==> flow/design.v <==
module ntt_16point(
    input wire clk,
    input wire rst,
    input wire start,
    output reg done,
    output reg [6:0] result_0,
    output reg [6:0] result_1,
    output reg [6:0] result_2,
    output reg [6:0] result_3,
    output reg [6:0] result_4,
    output reg [6:0] result_5,
    output reg [6:0] result_6,
    output reg [6:0] result_7,
    output reg [6:0] result_8,
    output reg [6:0] result_9,
    output reg [6:0] result_10,
    output reg [6:0] result_11,
    output reg [6:0] result_12,
    output reg [6:0] result_13,
    output reg [6:0] result_14,
    output reg [6:0] result_15
);
    localparam Q = 97;
    reg [6:0] omega [0:15];
    reg [6:0] input_data [0:15];
    reg [6:0] data [0:15];
    reg [3:0] stage = 0;
    reg [4:0] i = 0;
    reg computing = 0;
    reg [3:0] m, k, j;
    reg [6:0] t, u, tw;
    reg [4:0] twiddle_idx;
    initial begin
        omega[0] = 1;
        omega[1] = 27;
        omega[2] = 50;
        omega[3] = 41;
        omega[4] = 96;
        omega[5] = 70;
        omega[6] = 47;
        omega[7] = 56;
        omega[8] = 1;
        omega[9] = 27;
        omega[10] = 50;
        omega[11] = 41;
        omega[12] = 96;
        omega[13] = 70;
        omega[14] = 47;
        omega[15] = 56;
        input_data[0] = 1;
        input_data[1] = 2;
        input_data[2] = 3;
        input_data[3] = 4;
        input_data[4] = 5;
        input_data[5] = 6;
        input_data[6] = 7;
        input_data[7] = 8;
        input_data[8] = 9;
        input_data[9] = 10;
        input_data[10] = 11;
        input_data[11] = 12;
        input_data[12] = 13;
        input_data[13] = 14;
        input_data[14] = 15;
        input_data[15] = 16;
    end
    function [6:0] mod_mult;
        input [6:0] a;
        input [6:0] b;
        reg [13:0] temp;
        begin
            temp = a * b;
            mod_mult = temp % Q;
        end
    endfunction
    function [6:0] mod_add;
        input [6:0] a;
        input [6:0] b;
        reg [7:0] temp;
        begin
            temp = a + b;
            if (temp >= Q)
                mod_add = temp - Q;
            else
                mod_add = temp[6:0];
        end
    endfunction
    function [6:0] mod_sub;
        input [6:0] a;
        input [6:0] b;
        reg signed [7:0] temp;
        begin
            temp = a - b;
            if (temp < 0)
                mod_sub = temp + Q;
            else
                mod_sub = temp[6:0];
        end
    endfunction
    function [3:0] bit_reverse;
        input [3:0] idx;
        begin
            bit_reverse = {idx[0], idx[1], idx[2], idx[3]};
        end
    endfunction
    always @(posedge clk) begin
        if (rst) begin
            done <= 0;
            computing <= 0;
            stage <= 0;
            i <= 0;
        end else begin
            if (start && !computing) begin
                data[0] <= input_data[bit_reverse(0)];
                data[1] <= input_data[bit_reverse(1)];
                data[2] <= input_data[bit_reverse(2)];
                data[3] <= input_data[bit_reverse(3)];
                data[4] <= input_data[bit_reverse(4)];
                data[5] <= input_data[bit_reverse(5)];
                data[6] <= input_data[bit_reverse(6)];
                data[7] <= input_data[bit_reverse(7)];
                data[8] <= input_data[bit_reverse(8)];
                data[9] <= input_data[bit_reverse(9)];
                data[10] <= input_data[bit_reverse(10)];
                data[11] <= input_data[bit_reverse(11)];
                data[12] <= input_data[bit_reverse(12)];
                data[13] <= input_data[bit_reverse(13)];
                data[14] <= input_data[bit_reverse(14)];
                data[15] <= input_data[bit_reverse(15)];
                computing <= 1;
                done <= 0;
                stage <= 0;
                i <= 0;
            end else if (computing) begin
                if (stage < 4) begin
                    if (i < 16) begin
                        m = 1 << stage;   
                        k = i >> (stage + 1);   
                        j = i & ((1 << (stage + 1)) - 1);   
                        if (j < m) begin
                            twiddle_idx = (j << (4 - stage - 1)) & 15;
                            tw = omega[twiddle_idx];
                            t = mod_mult(tw, data[i + m]);
                            u = data[i];
                            data[i] <= mod_add(u, t);
                            data[i + m] <= mod_sub(u, t);
                        end
                        i <= i + 1;
                    end else begin
                        i <= 0;
                        stage <= stage + 1;
                    end
                end else begin
                    result_0 <= data[0];
                    result_1 <= data[1];
                    result_2 <= data[2];
                    result_3 <= data[3];
                    result_4 <= data[4];
                    result_5 <= data[5];
                    result_6 <= data[6];
                    result_7 <= data[7];
                    result_8 <= data[8];
                    result_9 <= data[9];
                    result_10 <= data[10];
                    result_11 <= data[11];
                    result_12 <= data[12];
                    result_13 <= data[13];
                    result_14 <= data[14];
                    result_15 <= data[15];
                    done <= 1;
                    computing <= 0;
                end
            end
        end
    end
endmodule
module ntt_top(
    input wire clk,            
    input wire rst,            
    output wire uart_tx,       
    output wire [1:0] led      
);
    localparam IDLE = 0, COMPUTE = 1, TRANSMIT = 2, DONE = 3, PAUSE = 4;
    reg [2:0] state = IDLE;
    reg ntt_start = 0;
    wire ntt_done;
    wire [6:0] ntt_out [0:15];   
    reg [7:0] uart_data = 0;
    reg uart_start = 0;
    wire uart_busy;
    reg [25:0] blink_counter = 0;
    reg [3:0] blink_state = 0;
    reg [7:0] tx_index = 0;
    reg [3:0] digit_index = 0;
    reg [3:0] tx_state = 0;
    reg [15:0] delay_counter = 0;
    reg waiting = 0;
    reg [27:0] pause_counter = 0;
    ntt_16point ntt_inst(
        .clk(clk),
        .rst(rst),
        .start(ntt_start),
        .done(ntt_done),
        .result_0(ntt_out[0]),
        .result_1(ntt_out[1]),
        .result_2(ntt_out[2]),
        .result_3(ntt_out[3]),
        .result_4(ntt_out[4]),
        .result_5(ntt_out[5]),
        .result_6(ntt_out[6]),
        .result_7(ntt_out[7]),
        .result_8(ntt_out[8]),
        .result_9(ntt_out[9]),
        .result_10(ntt_out[10]),
        .result_11(ntt_out[11]),
        .result_12(ntt_out[12]),
        .result_13(ntt_out[13]),
        .result_14(ntt_out[14]),
        .result_15(ntt_out[15])
    );
    uart_tx uart_inst(
        .clk(clk),
        .rst(rst),
        .tx_data(uart_data),
        .tx_start(uart_start),
        .tx(uart_tx),
        .busy(uart_busy)
    );
    assign led[0] = (state == COMPUTE || state == TRANSMIT) && (blink_state == 1 || blink_state == 3);
    assign led[1] = (state == DONE || state == PAUSE) && (blink_state == 1 || blink_state == 3);
    function [7:0] to_ascii;
        input [3:0] digit;
        begin
            to_ascii = 8'd48 + digit;   
        end
    endfunction
    always @(posedge clk) begin
        if (rst) begin
            state <= IDLE;
            ntt_start <= 0;
            uart_start <= 0;
            tx_index <= 0;
            tx_state <= 0;
            blink_counter <= 0;
            blink_state <= 0;
            delay_counter <= 0;
            waiting <= 0;
            pause_counter <= 0;
        end else begin
            uart_start <= 0;   
            blink_counter <= blink_counter + 1;
            if (blink_counter == 26'd10_000_000) begin
                blink_counter <= 0;
                if (state == COMPUTE || state == TRANSMIT) begin
                    if (blink_state < 4) blink_state <= blink_state + 1;
                end else if (state == DONE || state == PAUSE) begin
                    if (blink_state < 4) blink_state <= blink_state + 1;
                    else blink_state <= 0;   
                end
            end
            case (state)
                IDLE: begin
                    ntt_start <= 1;
                    state <= COMPUTE;
                    blink_state <= 0;
                end
                COMPUTE: begin
                    ntt_start <= 0;
                    if (ntt_done) begin
                        state <= TRANSMIT;
                        tx_index <= 0;
                        tx_state <= 0;
                        digit_index <= 0;
                    end
                end
                TRANSMIT: begin
                    if (waiting) begin
                        delay_counter <= delay_counter + 1;
                        if (delay_counter >= 16'd10000) begin   
                            delay_counter <= 0;
                            waiting <= 0;
                        end
                    end else if (!uart_busy && !uart_start) begin
                        case (tx_state)
                            0: begin   
                                case (tx_index)
                                    0: uart_data <= "=";
                                    1: uart_data <= "=";
                                    2: uart_data <= "=";
                                    3: uart_data <= "=";
                                    4: uart_data <= "=";
                                    5: uart_data <= "\n";
                                endcase
                                uart_start <= 1;
                                waiting <= 1;
                                tx_index <= tx_index + 1;
                                if (tx_index == 5) begin
                                    tx_index <= 0;
                                    tx_state <= 1;
                                end
                            end
                            1: begin   
                                case (tx_index)
                                    0: uart_data <= "N";
                                    1: uart_data <= "T";
                                    2: uart_data <= "T";
                                    3: uart_data <= " ";
                                    4: uart_data <= "R";
                                    5: uart_data <= "e";
                                    6: uart_data <= "s";
                                    7: uart_data <= "u";
                                    8: uart_data <= "l";
                                    9: uart_data <= "t";
                                    10: uart_data <= "\n";
                                endcase
                                uart_start <= 1;
                                waiting <= 1;
                                tx_index <= tx_index + 1;
                                if (tx_index == 10) begin
                                    tx_index <= 0;
                                    tx_state <= 2;
                                end
                            end
                            2: begin   
                                if (digit_index == 0) begin
                                    uart_data <= to_ascii(ntt_out[tx_index] / 10);
                                    uart_start <= 1;
                                    waiting <= 1;
                                    digit_index <= 1;
                                end else if (digit_index == 1) begin
                                    uart_data <= to_ascii(ntt_out[tx_index] % 10);
                                    uart_start <= 1;
                                    waiting <= 1;
                                    digit_index <= 2;
                                end else if (digit_index == 2) begin
                                    uart_data <= " ";
                                    uart_start <= 1;
                                    waiting <= 1;
                                    if (tx_index < 15) begin
                                        tx_index <= tx_index + 1;
                                        digit_index <= 0;
                                    end else begin
                                        tx_index <= 0;
                                        tx_state <= 3;
                                        digit_index <= 0;
                                    end
                                end
                            end
                            3: begin   
                                case (tx_index)
                                    0: uart_data <= "\n";
                                    1: uart_data <= "S";
                                    2: uart_data <= "U";
                                    3: uart_data <= "C";
                                    4: uart_data <= "C";
                                    5: uart_data <= "E";
                                    6: uart_data <= "S";
                                    7: uart_data <= "S";
                                    8: uart_data <= "\n";
                                    9: uart_data <= "=";
                                    10: uart_data <= "=";
                                    11: uart_data <= "=";
                                    12: uart_data <= "=";
                                    13: uart_data <= "=";
                                    14: uart_data <= "\n";
                                    15: uart_data <= "\n";
                                endcase
                                uart_start <= 1;
                                waiting <= 1;
                                tx_index <= tx_index + 1;
                                if (tx_index == 15) begin
                                    state <= DONE;
                                    blink_state <= 0;
                                end
                            end
                        endcase
                    end
                end
                DONE: begin
                    if (blink_state == 4) begin
                        state <= PAUSE;
                        pause_counter <= 0;
                    end
                end
                PAUSE: begin
                    pause_counter <= pause_counter + 1;
                    if (pause_counter >= 28'd300_000_000) begin
                        state <= IDLE;
                    end
                end
            endcase
        end
    end
endmodule
module uart_tx(
    input wire clk,            
    input wire rst,
    input wire [7:0] tx_data,
    input wire tx_start,
    output reg tx,
    output reg busy
);
    localparam CLKS_PER_BIT = 868;
    localparam IDLE = 0, START_BIT = 1, DATA_BITS = 2, STOP_BIT = 3;
    reg [1:0] state = IDLE;
    reg [9:0] clk_count = 0;
    reg [2:0] bit_index = 0;
    reg [7:0] tx_buffer = 0;
    always @(posedge clk) begin
        if (rst) begin
            state <= IDLE;
            tx <= 1;
            busy <= 0;
            clk_count <= 0;
            bit_index <= 0;
        end else begin
            case (state)
                IDLE: begin
                    tx <= 1;   
                    busy <= 0;
                    clk_count <= 0;
                    bit_index <= 0;
                    if (tx_start) begin
                        tx_buffer <= tx_data;
                        busy <= 1;
                        state <= START_BIT;
                    end
                end
                START_BIT: begin
                    tx <= 0;   
                    if (clk_count < CLKS_PER_BIT - 1) begin
                        clk_count <= clk_count + 1;
                    end else begin
                        clk_count <= 0;
                        state <= DATA_BITS;
                    end
                end
                DATA_BITS: begin
                    tx <= tx_buffer[bit_index];
                    if (clk_count < CLKS_PER_BIT - 1) begin
                        clk_count <= clk_count + 1;
                    end else begin
                        clk_count <= 0;
                        if (bit_index < 7) begin
                            bit_index <= bit_index + 1;
                        end else begin
                            bit_index <= 0;
                            state <= STOP_BIT;
                        end
                    end
                end
                STOP_BIT: begin
                    tx <= 1;   
                    if (clk_count < CLKS_PER_BIT - 1) begin
                        clk_count <= clk_count + 1;
                    end else begin
                        clk_count <= 0;
                        state <= IDLE;
                    end
                end
                default: state <= IDLE;
            endcase
        end
    end
endmodule
# Reports on ntt_top
# Tool output for the design above, in the order of the flow.
# Line numbers count from 1 in the design file above.
# Cell names lack the library's common part.
# Not given: n/a
dict set report inputs {
  top {ntt_top}
  clock_port {clk}
  library {sky130hd}
  lib_corner {tt_025C_1v80}
}

# Word level
# Counts by Yosys on the flattened word-level netlist (proc, flatten, opt, wreduce; memories kept). Register bits leave out memories and registers merged into their read ports (data or address). Print and check cells are left out. Cells with the same type and inputs are merged into one.
# Yosys's memory passes give these memory sizes; they may raise the number of words (mostly to a power of two), join words into wider ones and drop unused or constant bits.
dict set report word_totals {
  regBits 140
  ram_bits 112
  mem_bits_ro 192
  memories 3
  in_bits 2
  out_inout_bits 3
  word_cells 353
}
# memory size width line_no
set memory_table {}
lappend memory_table {ntt_inst.data 16 7 26} ;# reg [6:0] data [0:15];
lappend memory_table {ntt_inst.omega 16 7 24} ;# reg [6:0] omega [0:15];
lappend memory_table {ntt_inst.input_data 16 5 25} ;# reg [6:0] input_data [0:15];
dict set report classes {
  addsub 19
  n_mul 1
  div 3
  cmp 11
  eq_ne 72
  shift 4
  n_mux 162
  bitwise 7
  reduce_and_logical 49
}
# cell count
set op_table {}
lappend op_table {{7-bit two-way mux} 59}
lappend op_table {{14-bit by 7-bit remainder unit with 32-bit output with constant B} 1}
lappend op_table {{4-bit two-way mux} 36}
lappend op_table {{7-bit by 4-bit divider with 32-bit output with constant B} 1}
lappend op_table {{7-bit by 4-bit remainder unit with 32-bit output with constant B} 1}
lappend op_table {{7-bit parallel mux with 16-bit select} 1}
lappend op_table {{7-bit by 7-bit multiplier with 14-bit output} 1}
lappend op_table {{8-bit two-way mux} 12}
lappend op_table {{8-bit parallel mux with 10-bit select} 1}
lappend op_table {{8-bit by 4-bit equality test with 1-bit output with constant B} 8}
lappend op_table {{8-bit parallel mux with 4-bit select} 2}
lappend op_table {{28-bit parallel mux with 2-bit select} 1}
lappend op_table {{8-bit parallel mux with 6-bit select} 1}
lappend op_table {{1-bit by 32-bit left shift with 4-bit output with constant A} 1}
lappend op_table {{32-bit by 1-bit subtractor with 32-bit output with constant B} 1}
lappend op_table {{4-bit by 32-bit left shift with 4-bit output} 1}
lappend op_table {{4-bit equality test with constant B} 8}
lappend op_table {{8-bit by 3-bit equality test with 1-bit output with constant B} 4}
lappend op_table {{8-bit parallel mux with 2-bit select} 2}
lappend op_table {{28-bit by 1-bit adder with 28-bit output with constant B} 1}
lappend op_table {{28-bit by 25-bit greater-or-equal comparator with 1-bit output with constant B} 1}
lappend op_table {{28-bit two-way mux} 1}
lappend op_table {{3-bit two-way mux} 9}
lappend op_table {{26-bit by 1-bit adder with 26-bit output with constant B} 1}
lappend op_table {{26-bit by 24-bit equality test with 1-bit output with constant B} 1}
lappend op_table {{2-bit != test with constant B} 12}
lappend op_table {{4-bit by 2-bit equality test with 1-bit output with constant B} 6}
lappend op_table {{4-bit parallel mux with 2-bit select} 3}
# Other operator kinds: 77; their cells: 151.

# Logic depth
# Depth = most cells in a row (Yosys ltp): at word level without a register or memory, in the mapped netlist without a sequential cell, where the memories' decode and read muxes count.
dict set report logic_depth {
  ltp_word 14
  abc_area 0
  mapped_depth 78
}

# After synthesis
# Yosys stat after the flow's synthesis: flattened, memories mapped to cells. It holds for the ABC_AREA given above (unset counts as 0); a run with the other value may have another netlist.
# The area totals of this step are shown rounded.
# cell count
set by_type {}
lappend by_type {edfxtp_1 240}
lappend by_type {dfxtp_1 118}
lappend by_type {mux4_2 68}
lappend by_type {ha_1 99}
lappend by_type {nor2_1 272}
lappend by_type {nand2_1 220}
lappend by_type {a21oi_1 115}
lappend by_type {o22ai_1 91}
lappend by_type {xnor2_1 65}
lappend by_type {fa_1 27}
lappend by_type {nand3_1 107}
lappend by_type {xor2_1 49}
lappend by_type {o21ai_0 84}
lappend by_type {a22oi_1 55}
lappend by_type {clkbuf_1 104}
lappend by_type {nor3_1 64}
lappend by_type {inv_1 84}
lappend by_type {a211oi_1 33}
# Not listed: further types 89, cells in them 538.
dict set report mapped {
  stdcells 2433
  synth_area_um2 24000
  sequential_area_um2 9600
  flip_flops 358
}
# The figures by module come from a second, unflattened synthesis with its own total; it is not the netlist above.
dict set report unflattened {
  hier_cells 2426
  area_unflattened_um2 24000
}
# Each row is one instance without its submodules.
# module instances n_cells area_um2
set modules {}
lappend modules {ntt_16point 1 1428 16000}
lappend modules {ntt_top 1 889 6800}
lappend modules {uart_tx 1 109 1200}

# Worst setup path after synthesis
# Path of least setup slack by OpenSTA after synthesis, without wires, with an ideal clock, recovery checks aside; 20% of the period is set as input and as output delay. Where synthesis merged equal registers, the netlist keeps one of their names.
dict set report synth_timing {
  path_kind {reg-to-reg}
  startpoint {reg ntt_inst.stage[0]}
  endpoint {mem ntt_inst.data[4][4]}
  tclk_ns 16.6
  setup_time_ns 0.273
  arrival_ns 17.026
  t_required_ns 16.327
  slack_ns -0.699
  delay_ns 17.299
  stages 72
  n_path_buf 8
  synth_period_reached_ns 17.299
}
# "delay_ns" = arrival - input delay + setup time.
# "stages" counts driving pins, that of a launching flip-flop among them; a cell with two outputs on the path counts twice.
# "synth_period_reached_ns" = period - worst setup slack (recovery checks aside). The figure is calculated, with input and output delays left at 20% of the set period.
# The rows between start and end are the longest chain of elaborated cells between them; the timing report does not say that the signal goes this way. Where chains are equally long, one stands for them.
# Each line given opens the expression or statement behind the cell; cells for indexed reads and writes are added by Yosys, which also makes memories of some case tables.
# The chain passes a memory read, where the word-level depth is cut; so it can be longer than that depth.
# At most two assigning lines are given for a register; there are more.
dict set report synth_between {
  path_cell_list {dfxtp_1 -> clkbuf_1 -> nor4_1 -> ha_1 -> clkbuf_1 -> buf_1 -> clkbuf_1 -> mux4_2 -> nand2_1 -> nand3_1 -> o21ai_1 -> or2_2 -> fa_1 -> fa_1 -> inv_1 -> fa_1 -> inv_1 -> fa_1 -> [36 not listed] -> or2_1 -> buf_6 -> xnor2_1 -> ha_1 -> fa_1 -> a21o_1 -> a21oi_1 -> xnor2_1 -> nor3b_1 -> nand2_1 -> o21ai_0 -> mux2i_1 -> a21oi_1 -> nand2b_1 -> nor3_1 -> xor2_1 -> clkbuf_1 -> o22ai_1}
  elab_chain_cells 17
  cone_cells 53
  cone_classes {add/sub: 9; mul: 1; div: 1; compare: 4; shift: 3; mux: 32; logic: 1; memory: 2}
}
# item line_no
set synth_lines {}
lappend synth_lines {{start, declared} 27} ;# reg [3:0] stage = 0;
lappend synth_lines {{start, assigned} 110} ;# stage <= 0;
lappend synth_lines {{start, assigned} 151} ;# stage <= stage + 1;
lappend synth_lines {{4-bit by 1-bit adder with 5-bit output} 139} ;# j = i & ((1 << (stage + 1)) - 1);
lappend synth_lines {{1-bit by 32-bit left shift with 4-bit output} 139}
lappend synth_lines {{4-bit by 1-bit subtractor with 4-bit output} 139}
lappend synth_lines {{4-bit bitwise AND} 139}
lappend synth_lines {{4-bit by 32-bit left shift with 4-bit output} 141} ;# twiddle_idx = (j << (4 - stage - 1)) & 15;
lappend synth_lines {{memory read 16 x 7 bit} 24} ;# reg [6:0] omega [0:15];
lappend synth_lines {{7-bit by 7-bit multiplier with 14-bit output} 72} ;# temp = a * b;
lappend synth_lines {{[3 not listed]} n/a}
lappend synth_lines {{7-bit two-way mux} 82} ;# if (temp >= Q)
lappend synth_lines {{7-bit two-way mux} 140} ;# if (j < m) begin
lappend synth_lines {{7-bit two-way mux} 136} ;# if (i < 16) begin
lappend synth_lines {{7-bit two-way mux} 135} ;# if (stage < 4) begin
lappend synth_lines {{7-bit two-way mux} 134} ;# end else if (computing) begin
lappend synth_lines {{7-bit two-way mux} 113} ;# if (start && !computing) begin
lappend synth_lines {{7-bit two-way mux} 107} ;# if (rst) begin
lappend synth_lines {{end, declared} 26} ;# reg [6:0] data [0:15];

# Worst path after layout
# Path of least setup slack in the final report of record 1 (OpenROAD, finished layout, wires in). Where an end is a register, its clock arrival counts in the times.
dict set report layout_timing {
  path_kind {reg-to-reg}
  startpoint {reg ntt_inst.stage[0]}
  endpoint {mem ntt_inst.data[5][1]}
  tclk_ns 14.2
  setup_time_ns 0.28
  arrival_ns 16.22
  t_required_ns 14.47
  slack_ns -1.75
  stages 74
  n_path_buf 11
}
# The rows between start and end are the longest chain of elaborated cells between them; the timing report does not say that the signal goes this way. Where chains are equally long, one stands for them.
# The chain passes a memory read, where the word-level depth is cut; so it can be longer than that depth.
# At most two assigning lines are given for a register; there are more.
dict set report layout_between {
  path_cell_list {dfxtp_4 -> clkbuf_16 -> nor4_4 -> ha_2 -> inv_2 -> fa_2 -> clkbuf_16 -> clkbuf_16 -> mux4_2 -> nand2_1 -> nand2_2 -> o21ai_4 -> or2_4 -> fa_1 -> fa_1 -> inv_1 -> fa_1 -> inv_1 -> [38 not listed] -> or2_1 -> buf_6 -> xnor2_2 -> ha_2 -> fa_2 -> a21o_1 -> a21oi_2 -> xnor2_2 -> nor3b_4 -> nand2_2 -> o21ai_4 -> mux2i_2 -> a21oi_4 -> buf_12 -> mux2i_4 -> buf_4 -> buf_6 -> a22oi_1}
  elab_chain_cells 17
  cone_cells 53
  cone_classes {add/sub: 9; mul: 1; div: 1; compare: 4; shift: 3; mux: 32; logic: 1; memory: 2}
}
# item line_no
set layout_lines {}
lappend layout_lines {{start, declared} 27} ;# reg [3:0] stage = 0;
lappend layout_lines {{start, assigned} 110} ;# stage <= 0;
lappend layout_lines {{start, assigned} 151} ;# stage <= stage + 1;
lappend layout_lines {{4-bit by 1-bit adder with 5-bit output} 139} ;# j = i & ((1 << (stage + 1)) - 1);
lappend layout_lines {{1-bit by 32-bit left shift with 4-bit output} 139}
lappend layout_lines {{4-bit by 1-bit subtractor with 4-bit output} 139}
lappend layout_lines {{4-bit bitwise AND} 139}
lappend layout_lines {{4-bit by 32-bit left shift with 4-bit output} 141} ;# twiddle_idx = (j << (4 - stage - 1)) & 15;
lappend layout_lines {{memory read 16 x 7 bit} 24} ;# reg [6:0] omega [0:15];
lappend layout_lines {{7-bit by 7-bit multiplier with 14-bit output} 72} ;# temp = a * b;
lappend layout_lines {{[3 not listed]} n/a}
lappend layout_lines {{7-bit two-way mux} 82} ;# if (temp >= Q)
lappend layout_lines {{7-bit two-way mux} 140} ;# if (j < m) begin
lappend layout_lines {{7-bit two-way mux} 136} ;# if (i < 16) begin
lappend layout_lines {{7-bit two-way mux} 135} ;# if (stage < 4) begin
lappend layout_lines {{7-bit two-way mux} 134} ;# end else if (computing) begin
lappend layout_lines {{7-bit two-way mux} 113} ;# if (start && !computing) begin
lappend layout_lines {{7-bit two-way mux} 107} ;# if (rst) begin
lappend layout_lines {{end, declared} 26} ;# reg [6:0] data [0:15];

; Stored flow runs of ntt_top (2 of them; Yosys, OpenROAD, sky130hd). They differ in their settings and are not a sequence. Constraints: input delay and output delay 20% of the set period each, output load 0.01 pF.
; "achievedPeriod_ns" = clock period - worst setup slack. The figure is calculated, with input and output delays left at 20% of the set period.
; "worst_path_time_ns" = time allowed to the worst setup path (clock period - input delay - output delay, where it has them) - its slack; a late launch clock adds to it, a late capture clock takes from it.
; "power_w" rests on the timing tool's default activity at the inputs, not on a simulated workload.
; Results are given in rounded form.

[record 1: settings]
period_ns = 14.2
CORE_UTILIZATION = 44
SETUP_SLACK_MARGIN = 3.44
PLACE_DENSITY_LB_ADDON = 0.21
CORE_ASPECT_RATIO = 0.96
CELL_PAD_IN_SITES_GLOBAL_PLACEMENT = 1
GPL_TIMING_DRIVEN = 0
GPL_ROUTABILITY_DRIVEN = 1
CTS_CLUSTER_DIAMETER = 208
MIN_ROUTING_LAYER = met1
CAP_MARGIN = 20
CORE_MARGIN = 2
SLEW_MARGIN = 20
[record 1: results]
setupTns_ns = -180
yosys.chip_area_um2 = 24000
total_die_area_um2 = 56000
worstSetupSlack_ns = -1.7
worst_path_time_ns = 15.95
worstPathKind = reg-to-reg
power_w = 0.004
layout_stdcell_area_um2 = 29000
achievedPeriod_ns = 15.949

[record 2: settings]
period_ns = 13.4
CAP_MARGIN = 20
CORE_MARGIN = 2
CORE_UTILIZATION = 40
SLEW_MARGIN = 20
[record 2: results]
setupTns_ns = -180
yosys.chip_area_um2 = 24000
total_die_area_um2 = 61000
worstSetupSlack_ns = -1.7
worst_path_time_ns = 15.11
worstPathKind = reg-to-reg
power_w = 0.0041
layout_stdcell_area_um2 = 31000
achievedPeriod_ns = 15.105
